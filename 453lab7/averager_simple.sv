==> flow/design.v <==
module averager_simple
    #(parameter int power = 8)  
    (
        input logic clk,
        reset,
        EN,
        input logic [7:0] Din,    
        output logic [15:0] Q      
    );
    logic [7:0] REG_ARRAY [2**power:1];
    logic [power+7:0] sum;
    logic [7:0] Q_temp, lower8bits;
    assign Q_temp     = sum[power+7:power];
    assign lower8bits = sum[power-1:power-8];    
    assign Q = {Q_temp,lower8bits};
    always_ff @(posedge clk) begin
        if (reset) begin
            sum <= 0;
            for (int j = 1; j <= 2**power; j++) begin
                REG_ARRAY[j] <= 0;
            end
        end
        else if (EN) begin
            sum <= sum + Din - REG_ARRAY[2**power];
            for (int j = 2**power; j > 1; j--) begin
                REG_ARRAY[j] <= REG_ARRAY[j-1];
            end
            REG_ARRAY[1] <= Din;
        end
    end
endmodule
Tool chain data of averager_simple:

What the tools print for averager_simple, step after step.
Line numbers count from 1 in the design file above.
Operators carry their Yosys type and port widths (W data, S select, Z words).
The mark n/a stands for no value.

* design top: averager_simple
* clock port: clk
* standard-cell library: sky130hd
* corner: tt_025C_1v80

Word-level counts:

Yosys after proc, flatten, opt, wreduce and memory -nomap, before mapping. Enables and synchronous resets that opt folds into registers are not counted as muxes. Print and check cells are not counted. Equal cells are merged and count once.

* clocked read ports x word width: 0
* ROM bits: 0
* latch bits: 0
* bits in writable memories: 0
* bits in registers: 2064
* memory cells: 0

* bitwise operators: 0
* shift-type cells: 0
* $lt $le $gt $ge: 0
* div/mod/pow operators: 0
* reductions and logical operators: 0
* equal/unequal tests: 0
* multipliers: 0
* multiplexer cells: 0
* add/subtract/negate cells: 2

Operators by type and width (count)
* $add A16 B8 Y16: 1
* $sub A16 B8 Y16: 1

Depth:

Yosys ltp: most cells in a row. Word level: on the elaborated netlist, between registers, memories and ports. Mapped: between sequential cells and ports; inverters and the memories' decode and read muxes count.

* word-level depth: 2
* ABC_AREA: 0
* mapped depth: 12
* gate-level depth less buffers: 12

Synthesis result:

Source: synth_stat.txt of the flow (Yosys; design flattened, memories mapped). It holds for the ABC_AREA given above (unset counts as 0); a run with the other value may have another netlist.
The area totals of this step are shown rounded.

* flip-flops: 2064
* synthesis area: 72830 sq um
* cells in the netlist: 6819
* buffers: 465
* area of sequential cells: 41320 sq um

Cells by type
* sky130_fd_sc_hd__dfxtp_1: count 2064, total area 4.13E+04 sq um
* sky130_fd_sc_hd__mux2i_1: count 2051, total area 2.05E+04 sq um
* sky130_fd_sc_hd__nor2_1: count 2060, total area 7.73E+03 sq um
* sky130_fd_sc_hd__buf_2: count 216, total area 1.08E+03 sq um
* sky130_fd_sc_hd__clkbuf_1: count 245, total area 919.632 sq um
* sky130_fd_sc_hd__ha_1: count 16, total area 200.192 sq um
* sky130_fd_sc_hd__inv_1: count 43, total area 161.405 sq um
* sky130_fd_sc_hd__fa_1: count 8, total area 160.154 sq um
* sky130_fd_sc_hd__nand2_1: count 18, total area 67.565 sq um
* sky130_fd_sc_hd__o21ai_0: count 12, total area 60.058 sq um
* sky130_fd_sc_hd__a21oi_1: count 11, total area 55.053 sq um
* sky130_fd_sc_hd__a211oi_1: count 6, total area 45.043 sq um
* sky130_fd_sc_hd__xnor2_1: count 4, total area 35.034 sq um
* sky130_fd_sc_hd__xor2_1: count 4, total area 35.034 sq um
* sky130_fd_sc_hd__a31oi_1: count 5, total area 31.28 sq um
* sky130_fd_sc_hd__o21bai_1: count 4, total area 30.029 sq um
* sky130_fd_sc_hd__o21ai_2: count 3, total area 26.275 sq um
* sky130_fd_sc_hd__nand3_1: count 5, total area 25.024 sq um

Not listed: further types 22, cells in them 44.

Path before layout:

Source: OpenSTA report_checks on the synthesized netlist (no wires, ideal clock, input and output delay 20% of the period each), path of least setup slack; recovery checks are left aside. Register names are those of the netlist, which keeps one name where synthesis merged equal registers.

* path kind: input -> register
* from: in Din[1]
* to: reg sum[10]
* required time: 2746 ps
* buffers on the path: 0
* setup slack: 98 ps
* library setup time: 74 ps
* stages on the path: 9
* arrival time: 2647 ps
* external input delay: 564 ps
* clock period: 2820 ps
* path delay: 2157 ps
* period reached after synthesis: 2722 ps

"path delay" = arrival - input delay + setup time.
"stages on the path": output pins that drive a net of the path, with the launching flip-flop's if there is one; two outputs of one cell count as two.
"period reached after synthesis" = period - worst setup slack (recovery checks aside). The figure is calculated, with input and output delays left at 20% of the set period.
The rows between start and end are the longest chain of elaborated cells between them; the timing report does not say that the signal goes this way. Where chains are equally long, one stands for them.
A line is the first line of the expression or statement that the cell stems from. Yosys adds cells for indexed reads and writes and turns some case tables into memories.

* path through: sky130_fd_sc_hd__inv_1 > sky130_fd_sc_hd__fa_1 > sky130_fd_sc_hd__fa_1 > sky130_fd_sc_hd__nor2b_4 > sky130_fd_sc_hd__o31a_4 > sky130_fd_sc_hd__o21ai_2 > sky130_fd_sc_hd__o21ai_2 > sky130_fd_sc_hd__or4b_1 > sky130_fd_sc_hd__a31oi_1
* length of the longest elaborated chain: 2

RTL lines, path after synthesis
* from (decl): RTL line 7 `input logic [7:0] Din,`
* $add A16 B8 Y16: RTL line 24 `sum <= sum + Din - REG_ARRAY[2**power];`
* $sub A16 B8 Y16: RTL line 24
* to (assign): RTL line 18 `sum <= 0;`
* to (assign): RTL line 24
* to (decl): RTL line 11 `logic [power+7:0] sum;`

Path in the finished layout:

From the final timing report of flow run 1: the path of least setup slack in the routed layout; clock arrival at registers is part of the times.
The path's times are printed in steps of 10 ps; the period is the one set.

* path kind: input -> register
* from: in Din[1]
* to: reg sum[13]
* clock period: 3100 ps
* buffers on the path: 3
* library setup time: 70 ps
* required time: 3830 ps
* external input delay: 620 ps
* setup slack: 390 ps
* stages on the path: 13
* arrival time: 3440 ps

The rows between start and end are the longest chain of elaborated cells between them; the timing report does not say that the signal goes this way. Where chains are equally long, one stands for them.

* path through: sky130_fd_sc_hd__clkdlybuf4s50_1 > sky130_fd_sc_hd__buf_12 > sky130_fd_sc_hd__inv_1 > sky130_fd_sc_hd__fa_1 > sky130_fd_sc_hd__inv_1 > sky130_fd_sc_hd__ha_1 > sky130_fd_sc_hd__a211oi_2 > sky130_fd_sc_hd__buf_4 > sky130_fd_sc_hd__o21bai_1 > sky130_fd_sc_hd__a21oi_1 > sky130_fd_sc_hd__o21ai_1 > sky130_fd_sc_hd__mux2_2 > sky130_fd_sc_hd__o21ai_2
* length of the longest elaborated chain: 2

RTL lines, path post-layout
* from (decl): RTL line 7 `input logic [7:0] Din,`
* $add A16 B8 Y16: RTL line 24 `sum <= sum + Din - REG_ARRAY[2**power];`
* $sub A16 B8 Y16: RTL line 24
* to (assign): RTL line 18 `sum <= 0;`
* to (assign): RTL line 24
* to (decl): RTL line 11 `logic [power+7:0] sum;`

FLOW RESULTS
============

Settings and measured results of 2 stored flow runs for module averager_simple (sky130hd), not sorted in any way. The constraints put input and output delay at 20% of the set period each and load the outputs with 0.01 pF.
"clock period reached": clock period set for the run, less the worst setup slack. It is reckoned from that one timing run; input and output delays stay at 20% of the period that was set.
By "worst path time" is meant the share of the clock period that the worst setup path is allowed (20% is reserved at inputs, 20% at outputs), minus its slack. Clock arrival times at its registers enter into it.
"power consumption" rests on the timing tool's default activity at the inputs, not on a simulated workload.
"worst path time" is given in steps of 10 ps.
Results are given in rounded form.

### Flow run 1

Settings: `period_ns=3.1`, `SETUP_SLACK_MARGIN=0.28`, `CAP_MARGIN=20`, `CORE_MARGIN=2`, `CORE_UTILIZATION=40`, `SLEW_MARGIN=20`

- Worst path time: 2090 ps
- Critical path kind: input -> register
- Synthesized cell area: 72830 sq um
- Sum of negative setup slack: 0 ps
- Utilization in the final report: 45.8%
- Clock period reached: 2708 ps
- Full die area: 185500 sq um
- Standard-cell area after routing: 82790 sq um
- Smallest setup slack: 392 ps
- Power consumption: 0.05545 W
- Worst-case hold slack: 313 ps

### Flow run 2

Settings: `period_ns=2.24`, `CORE_UTILIZATION=71`, `SETUP_SLACK_MARGIN=0.08`, `PLACE_DENSITY_LB_ADDON=0.09`, `CELL_PAD_IN_SITES_GLOBAL_PLACEMENT=0`, `GPL_TIMING_DRIVEN=1`, `CTS_CLUSTER_SIZE=64`, `SLEW_MARGIN=15`, `MIN_ROUTING_LAYER=met1`, `CAP_MARGIN=20`, `CORE_MARGIN=2`

- Worst path time: 2490 ps
- Critical path kind: register -> register
- Synthesized cell area: 72830 sq um
- Sum of negative setup slack: -1720 ps
- Utilization in the final report: 80.8%
- Clock period reached: 2487 ps
- Full die area: 105200 sq um
- Standard-cell area after routing: 82210 sq um
- Smallest setup slack: -247 ps
- Power consumption: 0.07495 W
- Worst-case hold slack: 127 ps
