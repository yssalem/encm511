==> flow/design.v <==
module pwm #( 
    parameter int WIDTH = 8
) (
    input  logic             clk,
    input  logic             reset,
    input  logic             enable,
    input  logic [WIDTH-1:0] duty_cycle,
    output logic             pwm_out
);
    logic [WIDTH-1:0] counter;
    always_ff @(posedge clk) begin
        if (reset)
            counter <= 0;
        else if (enable)
            counter <= counter + 1;
    end
    always_comb begin
        if (!enable)
            pwm_out = 1'b0;   
        else if (duty_cycle == {WIDTH{1'b1}})
            pwm_out = 1'b1;
        else if (counter < duty_cycle)
            pwm_out = 1'b1;
        else 
            pwm_out = 1'b0; 
    end
endmodule
; ---- Step by step through the tools: pwm
; Tool output for the design above, in the order of the flow.
; Line numbers count from 1 in the design file above.
; Not given: --
[setup]
design = pwm
clock = clk
library = sky130hd
pvt_corner = tt_025C_1v80

; ---- After elaboration
; Source: Yosys, flattened and elaborated, memories not mapped. Widths are those after wreduce; folded enables and synchronous resets count as part of the registers. Registers that Yosys merges into a memory's read port (data or address) are not register bits. Print and check cells do not count. Equal cells are merged and count once.
[word_totals]
ramBits = 0
elab_cells = 7
inputBits = 11
reg_bits = 8
mem_count = 0
clocked_rd_ports_x_width = 0
out_inout_bits = 1
latch_bits = 0
mem_bits_ro = 0
[classes]
n_eq = 1
shift = 0
n_div = 0
n_mul = 0
mux = 3
add_sub_neg = 1
reduce_logical = 0
n_cmp = 1
bitwise = 0
[ops]
columns = operator, count
row1 = adder 8 x 1 -> 8 bit (second input constant), 1
row2 = < comparator 8 bit, 1
row3 = == test 8 bit (second input constant), 1
row4 = two-way mux 1 bit, 3

; ---- Logic depth
; Yosys ltp: most cells in a row. Word level: on the elaborated netlist, between registers, memories and ports. Mapped: between sequential cells and ports; inverters and the memories' decode and read muxes count.
[depth]
ltp_word = 4
ABC_AREA = 0
mapped_depth = 5

; ---- After synthesis
; Yosys stat after the flow's synthesis: flattened, memories mapped to cells. It holds for the ABC_AREA given above (unset counts as 0); a run with the other value may have another netlist.
[mapped]
buffers = 2
ffs = 8
sequential_area_mm2 = 0.0001602
mapped_cells = 65
yosys_area_mm2 = 0.0005343
[types]
columns = cell, count, type_area_um2
row1 = sky130_fd_sc_hd__dfxtp_1, 8, 160.154
row2 = sky130_fd_sc_hd__ha_1, 8, 100.096
row3 = sky130_fd_sc_hd__xor2_1, 4, 35.034
row4 = sky130_fd_sc_hd__nand4_1, 5, 31.28
row5 = sky130_fd_sc_hd__inv_1, 8, 30.029
row6 = sky130_fd_sc_hd__nor2_1, 8, 30.029
row7 = sky130_fd_sc_hd__o21ai_0, 5, 25.024
row8 = sky130_fd_sc_hd__a211oi_1, 3, 22.522
row9 = sky130_fd_sc_hd__nand2_1, 4, 15.014
row10 = sky130_fd_sc_hd__nand4_2, 1, 12.512
row11 = sky130_fd_sc_hd__or3_1, 2, 12.512
row12 = sky130_fd_sc_hd__a21oi_1, 2, 10.01
row13 = sky130_fd_sc_hd__mux2i_1, 1, 10.01
row14 = sky130_fd_sc_hd__xnor2_1, 1, 8.758
row15 = sky130_fd_sc_hd__buf_4, 1, 7.507
row16 = sky130_fd_sc_hd__o211ai_1, 1, 7.507
row17 = sky130_fd_sc_hd__and3_1, 1, 6.256
row18 = sky130_fd_sc_hd__nor2b_1, 1, 6.256
row19 = sky130_fd_sc_hd__buf_1, 1, 3.754

; ---- Path before layout
; OpenSTA on the mapped netlist: ideal clock, no wires. The path of least setup slack (recovery checks aside). Input and output delay are each 20% of the period. Register names are those of the netlist, which keeps one name where synthesis merged equal registers.
[synth_path]
kind = input port to output port
startpoint = input port duty_cycle[2]
endpoint = output port pwm_out
stages = 5
output_delay_ns = 0.678
required_ns = 2.712
period_ns = 3.39
n_path_buf = 0
path_slack_ns = 1.110
path_delay_ns = 0.924
t_arrival_ns = 1.602
synth_period_reached_ns = 2.28
; "path_delay_ns" = arrival - input delay + setup time.
; A path that ends at an output port has no setup time.
; "stages": output pins that drive a net of the path, with the launching flip-flop's if there is one; two outputs of one cell count as two.
; "synth_period_reached_ns" = period - worst setup slack (recovery checks aside). The figure is calculated, with input and output delays left at 20% of the set period.
; Between the ends stands the longest chain of elaborated cells between them, by number of cells; it is not shown to be the way that was timed. Of several equally long chains one is given.
; A line is the first line of the expression or statement that the cell stems from. Yosys adds cells for indexed reads and writes and turns some case tables into memories.
[synth_via]
path_cell_list = sky130_fd_sc_hd__inv_1 > sky130_fd_sc_hd__ha_1 > sky130_fd_sc_hd__a211oi_1 > sky130_fd_sc_hd__a211oi_1 > sky130_fd_sc_hd__o21ai_0
elab_chain_len = 4
[synth_rtl]
columns = element, line_no
row1 = start: declaration, 7  ; input  logic [WIDTH-1:0] duty_cycle,
row2 = < comparator 8 bit, 22  ; else if (counter < duty_cycle)
row3 = two-way mux 1 bit, 22
row4 = two-way mux 1 bit, 20  ; else if (duty_cycle == {WIDTH{1'b1}})
row5 = two-way mux 1 bit, 18  ; if (!enable)
row6 = end: declaration, 8  ; output logic             pwm_out

Memo
Re: implementation data of pwm

pwm: 2 stored runs of the Yosys and OpenROAD flow on sky130hd. The settings differ; the order carries no meaning. The constraints put input and output delay at 20% of the set period each and load the outputs with 0.01 pF.

# flow run A
==> flow/run.sh <==
#!/bin/bash
# the make line also repeats the synthesis and layout settings of config.mk as NAME=value (left out here)
make -C /OpenROAD-flow-scripts/flow DESIGN_CONFIG=/design/flow/config.mk WORK_HOME=/design/flow/orfs CLKGATE_MAP_FILE= finish
==> flow/config.mk <==
export PLATFORM = sky130hd
export DESIGN_NAME = pwm
export DESIGN_NICKNAME = pwm
export VERILOG_FILES = /design/flow/design.v
export SDC_FILE = /design/flow/constraint.sdc
export NUM_CORES = 4
export LEC_CHECK = 0
export ABC_AREA = 0
export CAP_MARGIN = 30
export CELL_PAD_IN_SITES_GLOBAL_PLACEMENT = 3
export CORE_ASPECT_RATIO = 1.09
export CORE_MARGIN = 2
export CORE_UTILIZATION = 41
export CTS_CLUSTER_SIZE = 72
export MIN_ROUTING_LAYER = met2
export PLACE_DENSITY = 0.68
export SETUP_SLACK_MARGIN = 0.01
export SLEW_MARGIN = 20
export TNS_END_PERCENT = 20
==> flow/constraint.sdc <==
create_clock -name core_clock -period 2.82 [get_ports {clk}]
set_input_delay 0.5640 -clock core_clock [delete_from_list [all_inputs] [get_ports {clk}]]
set_output_delay 0.5640 -clock core_clock [all_outputs]
set_load 0.01 [all_outputs]

==> flow run A: results <==
outcome="stopped before the end: placement reported GPL-0301"

# flow run B
==> flow/run.sh <==
#!/bin/bash
# the make line also repeats the synthesis and layout settings of config.mk as NAME=value (left out here)
make -C /OpenROAD-flow-scripts/flow DESIGN_CONFIG=/design/flow/config.mk WORK_HOME=/design/flow/orfs CLKGATE_MAP_FILE= finish
==> flow/config.mk <==
export PLATFORM = sky130hd
export DESIGN_NAME = pwm
export DESIGN_NICKNAME = pwm
export VERILOG_FILES = /design/flow/design.v
export SDC_FILE = /design/flow/constraint.sdc
export NUM_CORES = 4
export LEC_CHECK = 0
export CAP_MARGIN = 20
export CELL_PAD_IN_SITES_DETAIL_PLACEMENT = 2
export CELL_PAD_IN_SITES_GLOBAL_PLACEMENT = 3
export CORE_ASPECT_RATIO = 0.54
export CORE_MARGIN = 5
export CORE_UTILIZATION = 39
export GPL_TIMING_DRIVEN = 0
export MAX_ROUTING_LAYER = met5
export PLACE_DENSITY = 0.57
export SETUP_SLACK_MARGIN = 0.66
export SLEW_MARGIN = 20
export TNS_END_PERCENT = 20
==> flow/constraint.sdc <==
create_clock -name core_clock -period 2.9 [get_ports {clk}]
set_input_delay 0.5800 -clock core_clock [delete_from_list [all_inputs] [get_ports {clk}]]
set_output_delay 0.5800 -clock core_clock [all_outputs]
set_load 0.01 [all_outputs]

==> flow run B: results <==
outcome="stopped before the end: floorplanning reported PDN-0185"
