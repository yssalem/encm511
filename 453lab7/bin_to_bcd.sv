==> flow/design.v <==
module bin_to_bcd(
    input  logic [15:0] bin_in,
    output logic [15:0] bcd_out,
    input  logic clk,
    input  logic reset
);
    logic [31:0] scratch, next_scratch;
    logic [4:0]  clkcnt, next_clkcnt;
    logic        ready, next_ready,overflow_error;
    logic [15:0] next_bcd_out;
    always_ff @(posedge clk) begin
        if (reset) begin
            scratch <= '0;
            bcd_out <= '0;
            ready   <= 1'b1;
            clkcnt  <= '0;
        end else begin
            scratch <= next_scratch;
            bcd_out <= next_bcd_out;
            ready   <= next_ready;
            clkcnt  <= next_clkcnt;
        end
    end
    always_comb begin
        next_scratch = scratch;
        next_bcd_out = bcd_out;
        next_ready   = ready;
        next_clkcnt  = clkcnt;
        if (bin_in > 9999) begin
            next_bcd_out = 16'hEEEE;
            overflow_error = 1;
            next_ready   = 1'b0;
            next_clkcnt  = '0;
            next_scratch = '0;
        end else begin
            overflow_error = 0;
            case (clkcnt)
                5'd0: begin
                    next_scratch = {16'b0, bin_in};
                    next_clkcnt = clkcnt + 1;
                    next_ready = 1'b0;
                end
                 5'd1, 5'd2, 5'd3, 5'd4, 5'd5, 5'd6, 5'd7, 5'd8, 5'd9, 5'd10, 5'd11, 5'd12, 5'd13, 5'd14, 5'd15, 5'd16: begin
                    if (next_scratch[31:28] >= 5) next_scratch[31:28] = next_scratch[31:28] + 3;
                    if (next_scratch[27:24] >= 5) next_scratch[27:24] = next_scratch[27:24] + 3;
                    if (next_scratch[23:20] >= 5) next_scratch[23:20] = next_scratch[23:20] + 3;
                    if (next_scratch[19:16] >= 5) next_scratch[19:16] = next_scratch[19:16] + 3;
                    next_scratch = {next_scratch[30:0], 1'b0};
                    next_clkcnt = clkcnt + 1;
                end
                5'd17: begin
                    next_bcd_out = next_scratch[31:16];
                    next_ready = 1'b1;
                    next_clkcnt = '0;
                end
                default: begin
                    next_clkcnt = '0;
                end
            endcase
        end
    end
endmodule
# Reports on bin_to_bcd
# What the tools print for bin_to_bcd, step after step.
# Line numbers count from 1 in the design file above.
# Cell names lack the library's common part.
# A cell with n/a has no value.
dict set report inputs {
  design {bin_to_bcd}
  clk_port {clk}
  library {sky130hd}
  lib_corner {tt_025C_1v80}
}

# After elaboration
# Source: Yosys, flattened and elaborated, memories not mapped. Widths are those after wreduce. Registers that Yosys merges into a memory's read port (data or address) are not register bits. Print and check cells do not count. Equal cells are merged and count once.
dict set report word_totals {
  reg_bits 53
  in_bits 18
}
dict set report classes {
  n_addsub 5
  compare 5
  eq_ne 17
  n_mux 7
  n_logic 1
  reduce_logical 7
}
# op n
set op_table {}
lappend op_table {{32-bit case mux with 2-bit select} 1}
lappend op_table {{5-bit by 4-bit equality test with 1-bit output (second input constant)} 8}
lappend op_table {{16-bit 2-to-1 mux} 2}
lappend op_table {{5-bit by 3-bit equality test with 1-bit output (second input constant)} 4}
lappend op_table {{17-bit OR reduction} 1}
lappend op_table {{16-bit by 14-bit > comparator with 1-bit output (second input constant)} 1}
lappend op_table {{16-bit OR reduction} 1}
lappend op_table {{4-bit by 3-bit >= comparator with 1-bit output (second input constant)} 4}
lappend op_table {{4-bit by 2-bit adder with 4-bit output (second input constant)} 3}
lappend op_table {{4-bit 2-to-1 mux} 3}
lappend op_table {{5-bit by 2-bit equality test with 1-bit output (second input constant)} 2}
lappend op_table {{5-bit equality test (second input constant)} 2}
lappend op_table {{5-bit by 1-bit adder with 5-bit output (second input constant)} 1}
lappend op_table {{5-bit by 1-bit equality test with 1-bit output (second input constant)} 1}
lappend op_table {{5-bit zero test} 1}
lappend op_table {{2-bit nonzero test} 2}
lappend op_table {{3-bit by 2-bit adder with 3-bit output (second input constant)} 1}
lappend op_table {{3-bit OR reduction} 1}
lappend op_table {{3-bit 2-to-1 mux} 1}
lappend op_table {{2-bit OR reduction} 1}
lappend op_table {{1-bit NOT} 1}

# Longest topological paths
# Yosys ltp: most cells in a row. Word level: on the elaborated netlist, between registers, memories and ports. Mapped: between sequential cells and ports; inverters and the memories' decode and read muxes count.
dict set report depth {
  word_depth 4
  ABC_AREA 0
  depth_mapped 8
  ltp_nobuf 7
}

# Synthesis result
# The flow's flattened synthesis, as Yosys stat reports it; memories are mapped. The netlist is that of the ABC_AREA named above (0 if unset); the other value can give another one.
# Totals and module areas in this step are rounded.
dict set report synth_totals {
  cells 299
  yosys_area_mm2 0.002481
  seqArea_mm2 0.001061
  ffs 53
}
# type n area_total_um2
set types {}
lappend types {dfxtp_1 53 1.06E+03}
lappend types {nand2_1 49 183.926}
lappend types {ha_1 13 162.656}
lappend types {a222oi_1 15 150.144}
lappend types {nand3_1 23 115.11}
lappend types {nor2_1 29 108.854}
lappend types {a21oi_1 21 105.101}
lappend types {a31oi_1 16 100.096}
lappend types {nand2b_1 9 56.304}
lappend types {o21ai_0 11 55.053}
lappend types {xnor2_1 5 43.792}
lappend types {inv_1 11 41.29}
lappend types {buf_2 7 35.034}
lappend types {buf_6 3 33.782}
lappend types {clkbuf_1 9 33.782}
lappend types {mux2i_1 2 20.019}
lappend types {nor3_2 2 20.019}
lappend types {and2_1 3 18.768}
# Other cell types: 15; their cells: 18.

# Path before layout
# Source: OpenSTA report_checks on the synthesized netlist (no wires, ideal clock, input and output delay 20% of the period each), path of least setup slack; recovery checks are left aside. Register names are those of the netlist, which keeps one name where synthesis merged equal registers.
dict set report synth_path {
  path_kind {input -> register}
  start {input bin_in[7]}
  end {register clkcnt[2]}
  period_ns 3.49
  input_delay_ns 0.698
  t_first_pin_ns 0.698
  arrival_ns 1.830
  required_ns 3.426
  setup_slack_ns 1.596
  path_delay_ns 1.196
  driving_pins 6
  n_path_buf 1
  period_less_setup_slack_ns 1.894
}
# "path_delay_ns" = arrival - input delay + setup time.
# "driving_pins" counts driving pins, that of a launching flip-flop among them; a cell with two outputs on the path counts twice.
# "period_less_setup_slack_ns" = period - worst setup slack (recovery checks aside). The figure is calculated, with input and output delays left at 20% of the set period.
# The rows between start and end are the longest chain of elaborated cells between them; the timing report does not say that the signal goes this way. Where chains are equally long, one stands for them.
# Each line given opens the expression or statement behind the cell; cells for indexed reads and writes are added by Yosys, which also makes memories of some case tables.
dict set report synth_between {
  cell_sequence {nor4_1 o211a_1 nand2b_1 clkbuf_1 or2_2 nor2_1}
  elab_chain_len 2
}
# element line
set synth_rtl {}
lappend synth_rtl {{start: declaration} 2} ;# input  logic [15:0] bin_in,
lappend synth_rtl {{16-bit by 14-bit > comparator with 1-bit output} 29} ;# if (bin_in > 9999) begin
lappend synth_rtl {{3-bit OR reduction} n/a}
lappend synth_rtl {{end: assignment} 16} ;# clkcnt  <= '0;
lappend synth_rtl {{end: assignment} 21} ;# clkcnt  <= next_clkcnt;
lappend synth_rtl {{end: declaration} 8} ;# logic [4:0]  clkcnt, next_clkcnt;

# Worst path after layout
# Path of least setup slack in the final report of stored run 2 (OpenROAD, finished layout, wires in). Where an end is a register, its clock arrival counts in the times.
dict set report layout_path {
  path_kind {register -> register}
  start {register clkcnt[0]}
  end {register clkcnt[3]}
  period_ns 1.49
  t_first_pin_ns 0.30
  arrival_ns 2.13
  required_ns 1.69
  setup_slack_ns -0.43
  driving_pins 9
  n_path_buf 2
}
# The rows between start and end are the longest chain of elaborated cells between them; the timing report does not say that the signal goes this way. Where chains are equally long, one stands for them.
dict set report layout_between {
  cell_sequence {dfxtp_4 ha_4 a311o_1 buf_6 a21oi_4 a2bb2oi_4 buf_6 or2_4 nor2_1}
  elab_chain_len 4
}
# element line
set layout_rtl {}
lappend layout_rtl {{start: declaration} 8} ;# logic [4:0]  clkcnt, next_clkcnt;
lappend layout_rtl {{start: assignment} 16} ;# clkcnt  <= '0;
lappend layout_rtl {{start: assignment} 21} ;# clkcnt  <= next_clkcnt;
lappend layout_rtl {{5-bit by 1-bit equality test with 1-bit output} 37} ;# case (clkcnt)
lappend layout_rtl {{17-bit OR reduction} n/a}
lappend layout_rtl {{1-bit NOT} n/a}
lappend layout_rtl {{3-bit OR reduction} n/a}
lappend layout_rtl {{end: assignment} 16}
lappend layout_rtl {{end: assignment} 21}
lappend layout_rtl {{end: declaration} 8}

==> runs of bin_to_bcd <==
Module bin_to_bcd, platform sky130hd: 2 stored runs of the flow (Yosys, OpenROAD) with differing settings, in no particular order. Input and output delays are each 20% of the period that was set; the output load is 0.01 pF.
"worst_path_ns": the worst setup path's part of the clock period (all of it between registers, 20% less for each end at a port) less its slack. A launch clock that arrives late makes it longer, a capture clock that arrives late makes it shorter.
"power_uw" is the tool's figure for a default switching activity; nothing was simulated.
The measured numbers are rounded.

[flow] stored run 1: files
==> flow/run.sh <==
#!/bin/bash
# the make line also repeats the synthesis and layout settings of config.mk as NAME=value (left out here)
make -C /OpenROAD-flow-scripts/flow DESIGN_CONFIG=/design/flow/config.mk WORK_HOME=/design/flow/orfs CLKGATE_MAP_FILE= finish
==> flow/config.mk <==
export PLATFORM = sky130hd
export DESIGN_NAME = bin_to_bcd
export DESIGN_NICKNAME = bin_to_bcd
export VERILOG_FILES = /design/flow/design.v
export SDC_FILE = /design/flow/constraint.sdc
export NUM_CORES = 4
export LEC_CHECK = 0
export CAP_MARGIN = 40
export CELL_PAD_IN_SITES_DETAIL_PLACEMENT = 2
export CORE_MARGIN = 2
export CORE_UTILIZATION = 66
export CTS_CLUSTER_DIAMETER = 129
export CTS_CLUSTER_SIZE = 83
export GPL_ROUTABILITY_DRIVEN = 1
export GPL_TIMING_DRIVEN = 1
export PLACE_DENSITY_LB_ADDON = 0.08
export SETUP_SLACK_MARGIN = -0.23
export SLEW_MARGIN = 20
export TNS_END_PERCENT = 30
==> flow/constraint.sdc <==
create_clock -name core_clock -period 2.57 [get_ports {clk}]
set_input_delay 0.5140 -clock core_clock [delete_from_list [all_inputs] [get_ports {clk}]]
set_output_delay 0.5140 -clock core_clock [all_outputs]
set_load 0.01 [all_outputs]

[flow] stored run 1: not finished: placement ended with error DPL-0033

[flow] stored run 2: files
==> flow/run.sh <==
#!/bin/bash
# the make line also repeats the synthesis and layout settings of config.mk as NAME=value (left out here)
make -C /OpenROAD-flow-scripts/flow DESIGN_CONFIG=/design/flow/config.mk WORK_HOME=/design/flow/orfs CLKGATE_MAP_FILE= finish
==> flow/config.mk <==
export PLATFORM = sky130hd
export DESIGN_NAME = bin_to_bcd
export DESIGN_NICKNAME = bin_to_bcd
export VERILOG_FILES = /design/flow/design.v
export SDC_FILE = /design/flow/constraint.sdc
export NUM_CORES = 4
export LEC_CHECK = 0
export CAP_MARGIN = 20
export CORE_MARGIN = 9
export CORE_UTILIZATION = 43
export GPL_ROUTABILITY_DRIVEN = 1
export PLACE_DENSITY_LB_ADDON = 0.17
export SETUP_SLACK_MARGIN = -0.04
export SLEW_MARGIN = 5
==> flow/constraint.sdc <==
create_clock -name core_clock -period 1.49 [get_ports {clk}]
set_input_delay 0.2980 -clock core_clock [delete_from_list [all_inputs] [get_ports {clk}]]
set_output_delay 0.2980 -clock core_clock [all_outputs]
set_load 0.01 [all_outputs]

[flow] stored run 2: metrics
[metrics] worst_path_ns = 1.92
[metrics] critical_path_type = register -> register
[metrics] design.die.area_mm2 = 0.008828
[metrics] power_uw = 2873
[metrics] ws_setup_ns = -0.434
[metrics] finalUtil_pct = 68.3
[metrics] synthArea_mm2 = 0.002481
[metrics] layout_stdcell_area_mm2 = 0.003786
[metrics] final_hold_ws_ns = 0.459
